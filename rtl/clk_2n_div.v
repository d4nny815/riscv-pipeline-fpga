==> flow/design.v <==
`timescale 1ns / 1ps
`default_nettype none
module clk_2n_div_test  #(parameter n=13) (
   input wire clockin, 
   input wire fclk_only,   
   output reg clockout);  
    reg [n:0] count; 
    always@(posedge clockin) 
    begin 
        count <= count + 1; 
    end 
    always @ (*)
    begin
       if (fclk_only == 1)
          clockout = clockin; 
       else
          clockout = count[n]; 
    end
endmodule
`default_nettype wire
* Tool chain data of clk_2n_div_test
What the tools print for clk_2n_div_test, step after step.
Line numbers count from 1 in the design file above.
Operators: Yosys type, input widths -> output width; for muxes data width and select width s.
Cell names lack the library's common part.
Not given: n/a
- Top module :: clk_2n_div_test
- Clock :: clockin
- Standard-cell library :: sky130hd
- Library corner :: tt_025C_1v80

* Word level
Counts by Yosys on the flattened word-level netlist (proc, flatten, opt, wreduce; memories kept). Register bits leave out memories and registers merged into their read ports (data or address); mux counts leave out enables and synchronous resets folded into registers. Print and check cells are left out. Cells with the same type and inputs are merged into one.
- $add $sub $neg :: 1
- Muxes and demuxes :: 1
** Operators with widths (count)
- $add 14x1->14 const B :: 1
- $mux 1 :: 1
- Output and inout port bits :: 1
- Bits of input ports :: 2
- Flip-flop bits (word level) :: 14

* Longest topological paths
Longest topological path by Yosys (ltp), each cell counted once; first at word level (registers and memories cut), then after technology mapping (sequential cells cut; the memories' decode and read muxes count).
- Depth after elaboration :: 1
- ABC_AREA :: 0
- Depth in mapped cells :: 4
- Depth with buffers taken out :: 4

* Netlist
The flow's flattened synthesis, as Yosys stat reports it; memories are mapped. The netlist is that of the ABC_AREA named above (0 if unset); the other value can give another one.
** Cell types (count)
- dfxtp_1 :: 14
- xor2_1 :: 9
- xnor2_1 :: 3
- nand4_1 :: 4
- nor4_2 :: 2
- nor3_1 :: 4
- nand2_1 :: 4
- nand3_1 :: 3
- ha_1 :: 1
- mux2_2 :: 1
- nor2_1 :: 3
- nand3_2 :: 1
- inv_1 :: 2
- Mapped cells :: 51
- Sequential area :: 280.3 µm²
- Cell area after synthesis :: 538.0 µm²
- Buffer cells :: 0
- Mapped flip-flops :: 14

Appendix: measured runs

Flow measurements of clk_2n_div_test on sky130hd: 2 stored runs with different settings, listed in no order. Input and output delays are each 20% of the period that was set; the output load is 0.01 pF.
"total power after layout" rests on the timing tool's default activity at the inputs, not on a simulated workload.

** Flow run 1
- Settings :: period_ns=1.86; CORE_UTILIZATION=42; PLACE_DENSITY_LB_ADDON=0.11; CELL_PAD_IN_SITES_DETAIL_PLACEMENT=0; GPL_TIMING_DRIVEN=1; CTS_CLUSTER_SIZE=22; CTS_CLUSTER_DIAMETER=35; CAP_MARGIN=30; CORE_MARGIN=2; SLEW_MARGIN=20
- Setup slack of the worst path :: 0.074 ns
- Total power after layout :: 624.5 µW
- Synthesized cell area :: 538.0 µm²
- Total negative setup slack :: 0.000 ns
- Area of the die :: 1583.2 µm²
- Worst hold slack in the final report :: 0.417 ns
- Standard-cell area after routing :: 631.9 µm²
- Final design utilization :: 54.7%

** Flow run 2
- Settings :: period_ns=1.6; CAP_MARGIN=20; CORE_MARGIN=2; CORE_UTILIZATION=40; SLEW_MARGIN=20
- Setup slack of the worst path :: 0.016 ns
- Total power after layout :: 715.6 µW
- Synthesized cell area :: 538.0 µm²
- Total negative setup slack :: 0.000 ns
- Area of the die :: 1654.5 µm²
- Worst hold slack in the final report :: 0.413 ns
- Standard-cell area after routing :: 626.9 µm²
- Final design utilization :: 48.8%
